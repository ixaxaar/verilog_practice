==> flow/design.v <==
module alu_reg #(
    parameter DATA_WIDTH = 8   
)(
    input wire clk,                           
    input wire [DATA_WIDTH-1:0] a,            
    input wire [DATA_WIDTH-1:0] b,            
    input wire [1:0] op,                      
    output reg [2*DATA_WIDTH-1:0] result      
);
    always @(posedge clk) begin
        case (op)
            2'b00: result <= a + b;    
            2'b01: result <= a - b;    
            2'b10: result <= a * b;    
            2'b11: result <= a / b;    
            default: result <= {2*DATA_WIDTH{1'b0}};
        endcase
    end
endmodule
module alu_wire #(
    parameter DATA_WIDTH = 8   
)(
    input wire clk,                           
    input wire [DATA_WIDTH-1:0] a,            
    input wire [DATA_WIDTH-1:0] b,            
    input wire [1:0] op,                      
    output wire [2*DATA_WIDTH-1:0] result     
);
    reg [2*DATA_WIDTH-1:0] result_reg;
    always @(posedge clk) begin
        case (op)
            2'b00: result_reg <= a + b;    
            2'b01: result_reg <= a - b;    
            2'b10: result_reg <= a * b;    
            2'b11: result_reg <= a / b;    
            default: result_reg <= {2*DATA_WIDTH{1'b0}};
        endcase
    end
    assign result = result_reg;
endmodule
# From RTL to reports: alu_wire
# What the tools print for alu_wire, step after step.
# Line numbers count from 1 in the design file above.
# Operators: Yosys type, input widths -> output width; for muxes data width and select width s.
# Cell names lack the library's common part.
# A cell with - has no value.
[setup]
top = "alu_wire"
clk_port = "clk"
lib = "sky130hd"
pvt_corner = "tt_025C_1v80"

# Word level
# Yosys after proc, flatten, opt, wreduce and memory -nomap, before mapping. Enables and synchronous resets that opt folds into registers are not counted as muxes. Memory bits, and registers merged into a memory's read port (data or address), are not among the register bits. Print and check cells are not counted. Equal cells are merged and count once.
[word_totals]
register_bits = 16
input_bits = 19
out_inout_bits = 16
word_cells = 10
[classes]
n_addsub = 2
mul = 1
n_div = 1
eq_ne = 3
mux = 1
n_reduce_logical = 1
[op_table]
columns = ["op", "n"]
rows = [
  ["$div 8x8->16", 1],
  ["$mul 8x8->16", 1],
  ["$pmux 16 s4", 1],
  ["$add 8x8->9", 1],
  ["$sub 8x8->9", 1],
  ["$eq 2x2->1 const B", 2],
  ["$eq 2x1->1 const B", 1],
  ["$logic_not 2->1", 1],
]

# Depth
# Longest topological path by Yosys (ltp), each cell counted once; first at word level (registers and memories cut), then after technology mapping (sequential cells cut; the memories' decode and read muxes count).
[logic_depth]
ltp_word = 2
ABC_AREA = 0
depth_mapped = 155
ltp_nobuf = 148

# Synthesis result
# The flow's flattened synthesis, as Yosys stat reports it; memories are mapped. The netlist is that of the ABC_AREA named above (0 if unset); the other value can give another one.
# The area totals of this step are shown rounded.
[synth_totals]
stdcells = 1094
mapped_area_um2 = 8320
seq_area_um2 = 320
ff_cells = 16
n_buf = 27
[by_type]
columns = ["cell_type", "n", "area_total_um2"]
rows = [
  ["ha_1", 154, 1.93E+03],
  ["fa_1", 38, 760.73],
  ["nor2_1", 103, 386.621],
  ["a21oi_1", 73, 365.35],
  ["inv_1", 94, 352.838],
  ["nand2_1", 93, 349.085],
  ["dfxtp_1", 16, 320.307],
  ["mux2_2", 28, 315.302],
  ["xnor2_1", 35, 306.544],
  ["o21a_1", 40, 300.288],
  ["nor3_1", 51, 255.245],
  ["o21ai_0", 47, 235.226],
  ["xor2_1", 20, 175.168],
  ["o31ai_1", 20, 150.144],
  ["a21o_1", 18, 135.13],
  ["mux2i_1", 13, 130.125],
  ["nand3_1", 24, 120.115],
  ["and2_1", 16, 100.096],
]
# Not listed: further types 68, cells in them 211.

# Timing after synthesis
# Source: OpenSTA report_checks on the synthesized netlist (no wires, ideal clock, input and output delay 20% of the period each), path of least setup slack; recovery checks are left aside. Register names are those of the netlist, which keeps one name where synthesis merged equal registers.
[synth_path]
kind = "input to register"
from = "in b[5]"
to = "reg result_reg[0]"
clock_period_ns = 53.7
input_delay_ns = 10.740
setup_time_ns = 0.127
launch_ns = 10.740
t_arrival_ns = 37.563
required_time_ns = 53.573
path_slack_ns = 16.011
delay_ns = 26.950
driving_pins = 137
n_path_buf = 7
synth_period_reached_ns = 37.689
# "delay_ns" = arrival - input delay + setup time.
# "driving_pins": output pins that drive a net of the path, with the launching flip-flop's if there is one; two outputs of one cell count as two.
# "synth_period_reached_ns" = period - worst setup slack (recovery checks aside). The figure is calculated, with input and output delays left at 20% of the set period.
# Between the ends stands the longest chain of elaborated cells between them, by number of cells; it is not shown to be the way that was timed. Of several equally long chains one is given.
# A line is the first line of the expression or statement that the cell stems from. Yosys adds cells for indexed reads and writes and turns some case tables into memories.
# A register here has more assigning lines than the two given.
[synth_between]
cell_sequence = "clkbuf_1 > or3_1 > or3_1 > nor3_1 > ha_1 > nor3_1 > nor3_1 > a21oi_1 > nor3_1 > ha_1 > or3_1 > o22ai_1 > mux2_2 > ha_1 > or3_1 > o221ai_2 > a21oi_1 > mux2_2 > (+101 left out) > a2111oi_2 > nand3_2 > nor2_1 > a21oi_1 > ha_1 > o21ai_0 > nand2b_1 > a21oi_1 > nor2b_1 > o21ai_0 > nand2b_1 > a21oi_1 > nor2b_1 > o21ai_0 > nand2_1 > a2111o_1 > nor4_1 > a31oi_1"
elab_chain_cells = 2
cone_cells = 2
lines_between = 2
classes_between = "div: 1; mux: 1"
[synth_lines]
columns = ["item", "line", "text"]
rows = [
  ["from (decl)", 25, "input wire [DATA_WIDTH-1:0] b,"],
  ["$div 8x8->16", 35, "2'b11: result_reg <= a / b;"],
  ["$pmux 16 s4", 31, "case (op)"],
  ["to (assign)", 32, "2'b00: result_reg <= a + b;"],
  ["to (assign)", 33, "2'b01: result_reg <= a - b;"],
  ["to (decl)", 29, "reg [2*DATA_WIDTH-1:0] result_reg;"],
]

# Path in the finished layout
# Path of least setup slack in the final report of run B (OpenROAD, finished layout, wires in). Where an end is a register, its clock arrival counts in the times.
[layout_path]
kind = "input to register"
from = "in b[3]"
to = "reg result_reg[0]"
clock_period_ns = 33.9
input_delay_ns = 6.78
setup_time_ns = 0.12
launch_ns = 6.78
t_arrival_ns = 33.04
required_time_ns = 34.05
path_slack_ns = 1.01
driving_pins = 136
n_path_buf = 6
# Between the ends stands the longest chain of elaborated cells between them, by number of cells; it is not shown to be the way that was timed. Of several equally long chains one is given.
# A register here has more assigning lines than the two given.
[layout_between]
cell_sequence = "clkdlybuf4s50_1 > or3_4 > or3_4 > nor3_2 > ha_1 > o211ai_1 > a2111oi_4 > buf_4 > ha_2 > or3_1 > o22ai_2 > mux2_4 > ha_1 > or3_4 > o221ai_4 > a21oi_2 > mux2_4 > ha_1 > (+100 left out) > and2_1 > o21ai_2 > nand2_2 > a2111oi_4 > nand3_2 > buf_4 > mux2_2 > ha_1 > nor2b_1 > o21ai_1 > nand2b_1 > a21oi_2 > nor2b_1 > o21ai_1 > nand2_1 > a2111o_1 > nor4_2 > a31oi_1"
elab_chain_cells = 2
cone_cells = 2
lines_between = 2
classes_between = "div: 1; mux: 1"
[layout_lines]
columns = ["item", "line", "text"]
rows = [
  ["from (decl)", 25, "input wire [DATA_WIDTH-1:0] b,"],
  ["$div 8x8->16", 35, "2'b11: result_reg <= a / b;"],
  ["$pmux 16 s4", 31, "case (op)"],
  ["to (assign)", 32, "2'b00: result_reg <= a + b;"],
  ["to (assign)", 33, "2'b01: result_reg <= a - b;"],
  ["to (decl)", 29, "reg [2*DATA_WIDTH-1:0] result_reg;"],
]

# Flow measurements of alu_wire on sky130hd: 2 stored runs with different settings, listed in no order. Input and output delays are each 20% of the period that was set; the output load is 0.01 pF.
# By "achievedPeriod_ns" is meant the clock period of the run minus its worst setup slack. This is arithmetic on one report: input and output delays are still those of the set period (20% each).
# "critical_path_time_ns" = time allowed to the worst setup path (clock period - input delay - output delay, where it has them) - its slack; a late launch clock adds to it, a late capture clock takes from it.
# The measured numbers are rounded.

[[run]]
name = "run A"
[run.settings]
period_ns = 19.9
CORE_UTILIZATION = 64
SETUP_SLACK_MARGIN = 1.18
PLACE_DENSITY = 0.7
CELL_PAD_IN_SITES_GLOBAL_PLACEMENT = 2
CELL_PAD_IN_SITES_DETAIL_PLACEMENT = 1
TNS_END_PERCENT = 20
ABC_AREA = 0
GPL_TIMING_DRIVEN = 1
CTS_CLUSTER_SIZE = 54
CTS_CLUSTER_DIAMETER = 207
SLEW_MARGIN = 10
CAP_MARGIN = 20
CORE_MARGIN = 2
[run.results]
outcome = "unfinished; error GPL-0301 in placement"

[[run]]
name = "run B"
[run.settings]
period_ns = 33.9
CORE_UTILIZATION = 17
CAP_MARGIN = 20
CORE_MARGIN = 2
SLEW_MARGIN = 20
[run.results]
critical_path_time_ns = 26.11
path_kind = "input to register"
tns_ns = 0.000
die_um2 = 50700
layout_utilization_pct = 22.6
achievedPeriod_ns = 32.890
finalCellArea_um2 = 11000
post_synth_area_um2 = 8320
timing.hold.ws_ns = 7.40
worst_setup_slack_ns = 1.01
